==> flow/design.v <==
`timescale 1ns / 1ps
module bcd_to_7seg (
    input  [3:0] bcd,
    output reg [6:0] seg
);
    always @(*) begin
        case (bcd)
            4'd0: seg = 7'b1111110;
            4'd1: seg = 7'b0110000;
            4'd2: seg = 7'b1101101;
            4'd3: seg = 7'b1111001;
            4'd4: seg = 7'b0110011;
            4'd5: seg = 7'b1011011;
            4'd6: seg = 7'b1011111;
            4'd7: seg = 7'b1110000;
            4'd8: seg = 7'b1111111;
            4'd9: seg = 7'b1111011;
            default: seg = 7'b0000001;  
        endcase
    end
endmodule
`timescale 1ns / 1ps
module happy_birthday_top (
    input  wire       i_clk,           
    input  wire       i_rst,           
    input  wire       i_tx_en_n,       
    output wire [6:0] o_seg_ones,
    output wire [6:0] o_seg_tens,
    output wire       o_hit_count_valid
);
    wire serial_data;
    wire [15:0] hit_count;
    wire hit_count_valid;
    seq_det_tx_top U_TXSYS (
        .i_clk         (i_clk),
        .i_rst         (i_rst),
        .i_tx_en_n     (i_tx_en_n),
        .o_serial_data (serial_data)
    );
    seq_det_rx #(.BDAY_PATTERN(9'b100000101)) U_RXSYS (  
        .i_clk             (i_clk),
        .i_reset           (i_rst),
        .i_serial_in       (serial_data),
        .o_hit_count       (hit_count),
        .o_hit_count_valid (hit_count_valid)
    );
    wire [3:0] ones = hit_count % 10;
    wire [3:0] tens = (hit_count / 10) % 10;
    bcd_to_7seg U_SEG1 (.bcd(ones), .seg(o_seg_ones));
    bcd_to_7seg U_SEG2 (.bcd(tens), .seg(o_seg_tens));
    assign o_hit_count_valid = hit_count_valid;
endmodule
`timescale 1ns / 1ps
module seq_det_gen (
    input            i_clk,
    input            i_reset,
    input            i_count_valid,    
    output           o_count_valid,    
    output reg [9:0] o_count
);
    always @(posedge i_clk) begin
        if (i_reset)
            o_count <= 10'd0;
        else if (i_count_valid)
            o_count <= o_count + 10'd1;
    end
    assign o_count_valid = i_count_valid;   
endmodule
`timescale 1ns / 1ps
module seq_det_rx #(
    parameter [8:0] BDAY_PATTERN = 9'b100000101  
)(
    input  wire        i_clk,
    input  wire        i_reset,
    input  wire        i_serial_in,
    output reg  [15:0] o_hit_count,        
    output reg         o_hit_count_valid   
);
    reg [8:0]  shift_reg;
    reg [15:0] hit_counter;
    reg [13:0] sec_div;  
    always @(posedge i_clk) begin
        if (i_reset) begin
            shift_reg        <= 9'd0;
            hit_counter      <= 16'd0;
            sec_div          <= 14'd0;
            o_hit_count      <= 16'd0;
            o_hit_count_valid<= 1'b0;
        end else begin
            shift_reg <= {i_serial_in, shift_reg[8:1]};
            if (shift_reg == BDAY_PATTERN)
                hit_counter  <= hit_counter + 16'd1;
            if (sec_div == 14'd9999) begin
                sec_div <= 14'd0;
                o_hit_count       <= hit_counter;
                o_hit_count_valid <= 1'b1;
                hit_counter       <= 16'd0;
            end else begin
                sec_div <= sec_div + 14'd1;
                o_hit_count_valid <= 1'b0;
            end
        end
    end
endmodule
`timescale 1ns / 1ps
module seq_det_tx (
    input  wire       i_clk,
    input  wire       i_reset,
    input  wire       i_count_valid,   
    input  wire [9:0] i_count,         
    output reg        o_serial_data,   
    output reg        o_tx_done        
);
    reg [3:0] bit_count;
    reg [9:0] shift_reg;
    always @(posedge i_clk) begin
        if (i_reset) begin
            bit_count     <= 4'd0;
            shift_reg     <= 10'd0;
            o_serial_data <= 1'b0;
            o_tx_done     <= 1'b0;
        end else begin
            o_tx_done     <= 1'b0;  
            if (i_count_valid) begin
                shift_reg <= i_count;
                bit_count <= 4'd0;
            end else begin
                o_serial_data <= shift_reg[bit_count];
                bit_count     <= bit_count + 4'd1;
                if (bit_count == 4'd9)
                    o_tx_done <= 1'b1;
            end
        end
    end
endmodule
`timescale 1ns / 1ps
module seq_det_tx_top (
    input  wire i_clk,
    input  wire i_rst,
    input  wire i_tx_en_n,      
    output wire o_serial_data
);
    reg        tx_en_n_d;
    wire       tx_en_fall;
    wire       tx_done;
    wire [9:0] count;
    wire       count_valid;
    always @(posedge i_clk)
        tx_en_n_d <= i_tx_en_n;
    assign tx_en_fall = (tx_en_n_d == 1'b1 && i_tx_en_n == 1'b0);
    seq_det_gen U_GEN (
        .i_clk         (i_clk),
        .i_reset       (i_rst),
        .i_count_valid (tx_done),
        .o_count       (count),
        .o_count_valid (count_valid)
    );
    seq_det_tx U_TX (
        .i_clk         (i_clk),
        .i_reset       (i_rst),
        .i_count_valid (count_valid),
        .i_count       (count),
        .o_serial_data (o_serial_data),
        .o_tx_done     (tx_done)
    );
endmodule
# From RTL to reports: happy_birthday_top
# Tool output for the design above, in the order of the flow.
# Lines are those of the file above, counted from 1.
# Cell names lack the library's common part.
# A cell with n/a has no value.
# setup
design,happy_birthday_top
clk_port,i_clk
cell_library,sky130hd
corner,tt_025C_1v80

# Elaborated design
# Source: Yosys, flattened and elaborated, memories not mapped. Widths are those after wreduce. Registers that Yosys merges into a memory's read port (data or address) are not register bits. Print and check cells do not count. Equal cells are merged and count once.
# Yosys's memory passes give these memory sizes; they may raise the number of words (mostly to a power of two), join words into wider ones and drop unused or constant bits.
# word_totals
ff_bits,82
romBits,224
mem_count,2
input_bits,3
output_inout_bits,15
word_cells,27
# op_classes
addsub,4
n_div,3
equal,3
shift,1
muxes,2
reduce_logical,2
# mem_list
memory,size,word_bits,rd,wr,line,text
(no name shown),16,7,1,0,7,case (bcd)
(no name shown),16,7,1,0,7,
# op_table
operator,n
divider 16 x 4 -> 32 bit (second input constant),1
modulo 16 x 4 -> 32 bit (second input constant),1
modulo 32 x 4 -> 32 bit (second input constant),1
adder 16 x 1 -> 16 bit (second input constant),1
adder 14 x 1 -> 14 bit (second input constant),1
== test 14 bit (second input constant),1
adder 10 x 1 -> 10 bit (second input constant),1
variable part select 10 x 4 -> 1 bit,1
== test 9 bit (second input constant),1
OR reduction 2 bit,2
adder 4 x 1 -> 4 bit (second input constant),1
== test 4 bit (second input constant),1
two-way mux 1 bit,2

# Depth
# Longest topological path by Yosys (ltp), each cell counted once; first at word level (registers and memories cut), then after technology mapping (sequential cells cut; the memories' decode and read muxes count).
# logic_depth
depth_word,2
ABC_AREA,1
depth_mapped,86
depth_no_buf,86

# After synthesis
# Source: synth_stat.txt of the flow (Yosys; design flattened, memories mapped). It holds for the ABC_AREA given above (unset counts as 0); a run with the other value may have another netlist.
# mapped
stdcells,1520
mapped_area_um2,8909.8
seq_area_um2,1641.6
ffs,82
buf_cells,25
# types
type,n,type_area_um2
dfxtp_1,82,1.64E+03
nand2_1,415,1.56E+03
inv_1,233,874.589
nand3_1,133,665.638
nor2_1,172,645.619
xor2_1,39,341.578
o21ai_0,60,300.288
nand4_1,45,281.52
ha_1,22,275.264
nand2_2,39,243.984
nand3_2,24,240.23
a21oi_1,45,225.216
nand3_4,8,140.134
nor2_4,12,135.13
nand2_4,11,123.869
xnor2_1,13,113.859
nor2_2,18,112.608
o22ai_1,16,100.096
# Other cell types: 28; their cells: 133.

# Worst setup path after synthesis
# OpenSTA on the mapped netlist: ideal clock, no wires. The path of least setup slack (recovery checks aside). Input and output delay are each 20% of the period. Register names are those of the netlist, which keeps one name where synthesis merged equal registers.
# synth_path
path_kind,flip-flop to output port
from,register U_RXSYS.o_hit_count[13]
to,output o_seg_tens[3]
tclk_ns,18.1
out_delay_ns,3.620
launch_ns,0.000
arrival_ns,8.944
t_required_ns,14.480
slack_ns,5.536
delay_ns,8.944
driving_pins,72
path_buffers,0
period_less_setup_slack_ns,12.564
# "delay_ns" = arrival - input delay + setup time.
# At an output port there is no setup time.
# "driving_pins": output pins that drive a net of the path, with the launching flip-flop's if there is one; two outputs of one cell count as two.
# "period_less_setup_slack_ns" = period - worst setup slack (recovery checks aside). The figure is calculated, with input and output delays left at 20% of the set period.
# Between the ends stands the longest chain of elaborated cells between them, by number of cells; it is not shown to be the way that was timed. Of several equally long chains one is given.
# Each line given opens the expression or statement behind the cell; cells for indexed reads and writes are added by Yosys, which also makes memories of some case tables.
# A memory read counts as a cell of the chain, while the word-level depth stops at memories.
# synth_via
path_cell_list,dfxtp_1 nor2_2 inv_1 ha_1 o21ai_2 nand3_4 nand2_2 nand2_2 nor2_4 nand3_4 nor2_1 inv_1 ha_1 nor2_1 inv_1 nand2_1 nand2_1 xnor2_1 [... 36 more ...] nand2_1 inv_1 ha_1 nor2_1 o21ai_0 nor2_1 nand2_1 nand2_1 o31ai_1 clkinv_1 nor2_2 nand3_4 xor2_1 ha_1 nand3_1 nand2_1 nand2_1 nand2_1
elab_chain_len,3
cone_cells,3
lines_between,2
cone_classes,div (2); memory (1)
# synth_lines
element,line,text
"start, declared",76,"output reg  [15:0] o_hit_count,"
"start, assigned",87,o_hit_count      <= 16'd0;
"start, assigned",95,o_hit_count       <= hit_counter;
divider 16 x 4 -> 32 bit,48,wire [3:0] tens = (hit_count / 10) % 10;
modulo 32 x 4 -> 32 bit,48,
memory (16 x 7 bit),7,case (bcd)
"end, declared",28,"output wire [6:0] o_seg_tens,"

Appendix: runs

2 stored runs of happy_birthday_top in the flow (synthesis by Yosys, layout by OpenROAD, sky130hd cells), in arbitrary order. Constraints: input delay and output delay 20% of the set period each, output load 0.01 pF.

Run A, flow files:
==> flow/run.sh <==
#!/bin/bash
# the make line also repeats the synthesis and layout settings of config.mk as NAME=value (left out here)
make -C /OpenROAD-flow-scripts/flow DESIGN_CONFIG=/design/flow/config.mk WORK_HOME=/design/flow/orfs CLKGATE_MAP_FILE= finish
==> flow/config.mk <==
export PLATFORM = sky130hd
export DESIGN_NAME = happy_birthday_top
export DESIGN_NICKNAME = happy_birthday_top
export VERILOG_FILES = /design/flow/design.v
export SDC_FILE = /design/flow/constraint.sdc
export NUM_CORES = 4
export LEC_CHECK = 0
export ABC_AREA = 1
export CAP_MARGIN = 20
export CELL_PAD_IN_SITES_DETAIL_PLACEMENT = 2
export CORE_MARGIN = 2
export CORE_UTILIZATION = 40
export CTS_CLUSTER_DIAMETER = 158
export CTS_CLUSTER_SIZE = 59
export HOLD_SLACK_MARGIN = 0.11
export PLACE_DENSITY_LB_ADDON = 0.05
export SETUP_SLACK_MARGIN = -0.98
export SLEW_MARGIN = 20
export TNS_END_PERCENT = 75
==> flow/constraint.sdc <==
create_clock -name core_clock -period 15.0 [get_ports {i_clk}]
set_input_delay 3.0000 -clock core_clock [delete_from_list [all_inputs] [get_ports {i_clk}]]
set_output_delay 3.0000 -clock core_clock [all_outputs]
set_load 0.01 [all_outputs]

Run A: not finished: clock tree synthesis ended with error DPL-0033

Run B, flow files:
==> flow/run.sh <==
#!/bin/bash
# the make line also repeats the synthesis and layout settings of config.mk as NAME=value (left out here)
make -C /OpenROAD-flow-scripts/flow DESIGN_CONFIG=/design/flow/config.mk WORK_HOME=/design/flow/orfs CLKGATE_MAP_FILE= finish
==> flow/config.mk <==
export PLATFORM = sky130hd
export DESIGN_NAME = happy_birthday_top
export DESIGN_NICKNAME = happy_birthday_top
export VERILOG_FILES = /design/flow/design.v
export SDC_FILE = /design/flow/constraint.sdc
export NUM_CORES = 4
export LEC_CHECK = 0
export ABC_AREA = 0
export CAP_MARGIN = 25
export CELL_PAD_IN_SITES_DETAIL_PLACEMENT = 2
export CORE_ASPECT_RATIO = 1.76
export CORE_MARGIN = 7
export CORE_UTILIZATION = 72
export CTS_CLUSTER_SIZE = 34
export GPL_TIMING_DRIVEN = 0
export MIN_ROUTING_LAYER = met2
export PLACE_DENSITY_LB_ADDON = 0.2
export SLEW_MARGIN = 10
==> flow/constraint.sdc <==
create_clock -name core_clock -period 15.0 [get_ports {i_clk}]
set_input_delay 3.0000 -clock core_clock [delete_from_list [all_inputs] [get_ports {i_clk}]]
set_output_delay 3.0000 -clock core_clock [all_outputs]
set_load 0.01 [all_outputs]

Run B: not finished: placement ended with error DPL-0033
